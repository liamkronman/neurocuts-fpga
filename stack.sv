==> flow/design.v <==
package tree_constants;
    parameter TOTAL_NODES = 24997;
    parameter TOTAL_RULES = 22788;
    parameter MAX_CHILDREN_PER_NODE = 32;
    parameter MAX_RULES_PER_NODE = 16;
endpackage
module stack#(
    parameter STACK_SIZE = 100,
    parameter DATA_WIDTH = 8
) (
    input logic clk,
    input logic reset,
    input logic push,
    input logic pop,
    input logic[DATA_WIDTH-1:0] data_in,
    output logic[DATA_WIDTH-1:0] data_out,
    output logic just_popped,
    output logic full,
    output logic empty
);
    logic [DATA_WIDTH-1:0] stack_memory[0:STACK_SIZE-1];
    logic [31:0] top = 0;
    always_comb begin
        full = top >= STACK_SIZE;
        empty = (top == 0);
    end
    always_ff@ (posedge clk) begin
        if (reset) begin
            top <= 0;
            just_popped <= 0;
        end
        else if (push && !full) begin
            top <= top + 1;
            stack_memory[top] <= data_in;
            just_popped <= 0;
        end
        else if (pop && !empty) begin
            just_popped <= 1;
            data_out <= stack_memory[top - 1];
            top <= top - 1;
        end
        else begin
            just_popped <= 0;
        end
    end
endmodule
-- From RTL to reports: stack
What the tools print for stack, step after step.
Lines are those of the file above, counted from 1.
Library cell names are shortened.
Not given: --
- top module: stack
- clock port: clk
- library: sky130hd
- corner: tt_025C_1v80

-- After elaboration
Yosys after proc, flatten, opt, wreduce and memory -nomap, before mapping. Memory bits, and registers merged into a memory's read port (data or address), are not among the register bits. Print and check cells are not counted. Equal cells are merged and count once.
Yosys's memory passes give these memory sizes; they may raise the number of words (mostly to a power of two), join words into wider ones and drop unused or constant bits.
- add/subtract/negate cells at 2
- magnitude comparators: 1
- muxes and demuxes: 9
- bitwise logic cells: 2
- reduce/logical cells: 8
- operators by type and width (cell ; number):
    two-way mux 32 bit ; 2
    adder 32 x 1 -> 32 bit (second input constant) ; 1
    subtractor 32 x 1 -> 32 bit (second input constant) ; 1
    >= comparator 32 x 7 -> 1 bit (second input constant) ; 1
    zero test 32 bit ; 1
    two-way mux 8 bit ; 2
    two-way mux 7 bit ; 2
    AND reduction 3 bit ; 1
    two-way mux 1 bit ; 3
    logical AND 1 bit ; 2
    NOT 1 bit ; 2
    zero test 1 bit ; 2
    nonzero test 2 bit ; 1
    OR reduction 2 bit ; 1
- register bits: 33
- bits in writable memories: 800
- word width x clocked read ports at 8
- memory cells at 1
- output and inout bits at 11
- memory list (memory ; words ; width ; read ports ; write ports ; line ; RTL):
    stack_memory ; 100 ; 8 ; 1 ; 1 ; 21 ; logic [DATA_WIDTH-1:0] stack_memory[0:STACK_SIZE-1];

-- Logic depth
Longest topological path by Yosys (ltp), each cell counted once; first at word level (registers and memories cut), then after technology mapping (sequential cells cut; the memories' decode and read muxes count).
- depth in word-level cells at 5
- ABC_AREA: 0
- gate-level depth with buffers at 16
- noted mapped depth without buffers: 9

-- Synthesis result
Source: synth_stat.txt of the flow (Yosys; design flattened, memories mapped). It holds for the ABC_AREA given above (unset counts as 0); a run with the other value may have another netlist.
The area totals of this step are shown rounded.
- noted cell count: 1628
- chip area (Yosys): 33000 µm²
- noted sequential part of the area: 24920 µm²
- mapped flip-flops: 841
- buffer cells: 91
- cell types (cell type ; number ; area in all (µm²)):
    edfxtp_1 ; 808 ; 2.43E+04
    mux4_2 ; 216 ; 4.86E+03
    dfxtp_1 ; 33 ; 660.634
    nor2_1 ; 150 ; 563.04
    mux2i_1 ; 24 ; 240.23
    nand2_1 ; 56 ; 210.202
    clkbuf_1 ; 50 ; 187.68
    mux2_2 ; 16 ; 180.173
    xnor2_1 ; 20 ; 175.168
    o22ai_1 ; 24 ; 150.144
    a211oi_1 ; 18 ; 135.13
    buf_2 ; 26 ; 130.125
    xor2_1 ; 12 ; 105.101
    nor3_1 ; 20 ; 100.096
    nor4_1 ; 16 ; 100.096
    a21oi_1 ; 15 ; 75.072
    a2111oi_0 ; 8 ; 70.067
    nand3_1 ; 13 ; 65.062
Other cell types: 36; their cells: 103.

-- Worst setup path after synthesis
Source: OpenSTA report_checks on the synthesized netlist (no wires, ideal clock, input and output delay 20% of the period each), path of least setup slack; recovery checks are left aside. Register names are those of the netlist, which keeps one name where synthesis merged equal registers.
- path type: register -> register
- from: register top[0]
- to: register data_out[0]
- period: 6.06 ns
- setup time: 0.265 ns
- time at the first pin: 0.000 ns
- arrival time at 3.846 ns
- setup slack at 1.949 ns
- delay of the path: 4.111 ns
- stages on the path: 15
- buffers on the path: 9
- synthesis period reached at 4.111 ns
"delay of the path" = arrival - input delay + setup time.
"stages on the path" counts driving pins, that of a launching flip-flop among them; a cell with two outputs on the path counts twice.
"synthesis period reached" is the clock period less the worst setup slack; recovery checks do not enter. This is arithmetic on one report: input and output delays are still those of the set period (20% each).
The rows between start and end are the longest chain of elaborated cells between them; the timing report does not say that the signal goes this way. Where chains are equally long, one stands for them.
Each line given opens the expression or statement behind the cell; cells for indexed reads and writes are added by Yosys, which also makes memories of some case tables.
A register here has more assigning lines than the two given.
- path through: dfxtp_1 buf_2 buf_4 buf_4 buf_2 buf_2 inv_1 ha_1 clkbuf_1 clkbuf_1 clkbuf_1 clkbuf_1 mux4_2 a211oi_1 nor3_1
- length of the longest elaborated chain: 5
- noted elaborated cells on any way between the ends: 9
- classes of those cells: add/sub: 1; compare: 1; logic: 1; reduce/logical: 6
- RTL lines, path post-synthesis (item ; line ; RTL):
    start: declaration ; 22 ; logic [31:0] top = 0;
    start: assignment ; 33 ; top <= top + 1;
    start: assignment ; 40 ; top <= top - 1;
    >= comparator 32 x 7 -> 1 bit ; 24 ; full = top >= STACK_SIZE;
    zero test 1 bit ; 32 ; else if (push && !full) begin
    logical AND 1 bit ; 32 ;
    NOT 1 bit ; -- ;
    AND reduction 3 bit ; -- ;
    end: declaration ; 16 ; output logic[DATA_WIDTH-1:0] data_out,

-- Path in the finished layout
Path of least setup slack in the final report of run 1 (OpenROAD, finished layout, wires in). Where an end is a register, its clock arrival counts in the times.
- path type: register -> output
- from: register top[16]
- to: output port empty
- period: 4.27 ns
- external output delay at 0.85 ns
- time at the first pin: 0.72 ns
- arrival time at 3.19 ns
- setup slack at 0.22 ns
- stages on the path: 6
- buffers on the path: 1
The rows between start and end are the longest chain of elaborated cells between them; the timing report does not say that the signal goes this way. Where chains are equally long, one stands for them.
A register here has more assigning lines than the two given.
- path through: dfxtp_1 or4_4 nor2_4 nand4b_4 nor4_2 clkdlybuf4s50_1
- length of the longest elaborated chain: 1
- noted elaborated cells on any way between the ends: 1
- source lines of those cells at 1
- classes of those cells: reduce/logical: 1
- RTL lines, path post-layout (item ; line ; RTL):
    start: declaration ; 22 ; logic [31:0] top = 0;
    start: assignment ; 33 ; top <= top + 1;
    start: assignment ; 40 ; top <= top - 1;
    zero test 32 bit ; 25 ; empty = (top == 0);
    end: declaration ; 19 ; output logic empty

2 stored runs of stack in the flow (synthesis by Yosys, layout by OpenROAD, sky130hd cells), in arbitrary order. Constraints: input delay and output delay 20% of the set period each, output load 0.01 pF.
"period reached" means the clock period less the worst setup slack. The figure is calculated, with input and output delays left at 20% of the set period.
"allowed time less slack (worst setup path)" is the time allowed to the run's worst setup path (the clock period less input and output delay, where it has them) less its slack. Clock arrival times count: a late capture clock shortens it, a late launch clock lengthens it.
"power consumption" rests on the timing tool's default activity at the inputs, not on a simulated workload.
The results are shown rounded.

Run 1

==> flow/run.sh <==
#!/bin/bash
# the make line also repeats the synthesis and layout settings of config.mk as NAME=value (left out here)
make -C /OpenROAD-flow-scripts/flow DESIGN_CONFIG=/design/flow/config.mk WORK_HOME=/design/flow/orfs CLKGATE_MAP_FILE= finish
==> flow/config.mk <==
export PLATFORM = sky130hd
export DESIGN_NAME = stack
export DESIGN_NICKNAME = stack
export VERILOG_FILES = /design/flow/design.v
export SDC_FILE = /design/flow/constraint.sdc
export NUM_CORES = 4
export LEC_CHECK = 0
export CAP_MARGIN = 0
export CELL_PAD_IN_SITES_DETAIL_PLACEMENT = 0
export CORE_MARGIN = 2
export CORE_UTILIZATION = 15
export CTS_CLUSTER_SIZE = 65
export GPL_ROUTABILITY_DRIVEN = 1
export MAX_ROUTING_LAYER = met5
export PLACE_DENSITY_LB_ADDON = 0.0
export SLEW_MARGIN = 20
==> flow/constraint.sdc <==
create_clock -name core_clock -period 4.27 [get_ports {clk}]
set_input_delay 0.8540 -clock core_clock [delete_from_list [all_inputs] [get_ports {clk}]]
set_output_delay 0.8540 -clock core_clock [all_outputs]
set_load 0.01 [all_outputs]

Measured in run 1:
- synthesis area at 33000 µm²
- noted the full die area: 223800 µm²
- standard-cell area of the final layout: 42020 µm²
- post-layout utilization at 19.2 %
- noted the setup slack of the worst path: 0.222 ns
- noted the sum of negative setup slack: 0.000 ns
- final worst hold slack: 0.496 ns
- power consumption at 0.02962 W
- period reached at 4.048 ns
- allowed time less slack (worst setup path): 3.19 ns
- class of the worst setup path: register -> output

Run 2

==> flow/run.sh <==
#!/bin/bash
# the make line also repeats the synthesis and layout settings of config.mk as NAME=value (left out here)
make -C /OpenROAD-flow-scripts/flow DESIGN_CONFIG=/design/flow/config.mk WORK_HOME=/design/flow/orfs CLKGATE_MAP_FILE= finish
==> flow/config.mk <==
export PLATFORM = sky130hd
export DESIGN_NAME = stack
export DESIGN_NICKNAME = stack
export VERILOG_FILES = /design/flow/design.v
export SDC_FILE = /design/flow/constraint.sdc
export NUM_CORES = 4
export LEC_CHECK = 0
export ABC_AREA = 1
export CAP_MARGIN = 20
export CELL_PAD_IN_SITES_DETAIL_PLACEMENT = 0
export CELL_PAD_IN_SITES_GLOBAL_PLACEMENT = 3
export CORE_MARGIN = 2
export CORE_UTILIZATION = 47
export CTS_CLUSTER_DIAMETER = 313
export GPL_TIMING_DRIVEN = 1
export MAX_ROUTING_LAYER = met5
export MIN_ROUTING_LAYER = met1
export PLACE_DENSITY_LB_ADDON = 0.14
export SLEW_MARGIN = 20
==> flow/constraint.sdc <==
create_clock -name core_clock -period 3.6 [get_ports {clk}]
set_input_delay 0.7200 -clock core_clock [delete_from_list [all_inputs] [get_ports {clk}]]
set_output_delay 0.7200 -clock core_clock [all_outputs]
set_load 0.01 [all_outputs]

Measured in run 2:
- synthesis area at 36570 µm²
- noted the full die area: 80050 µm²
- standard-cell area of the final layout: 40780 µm²
- post-layout utilization at 52.8 %
- noted the setup slack of the worst path: 0.154 ns
- noted the sum of negative setup slack: 0.000 ns
- final worst hold slack: 0.516 ns
- power consumption at 0.03376 W
- period reached at 3.446 ns
- allowed time less slack (worst setup path): 2.73 ns
- class of the worst setup path: register -> output
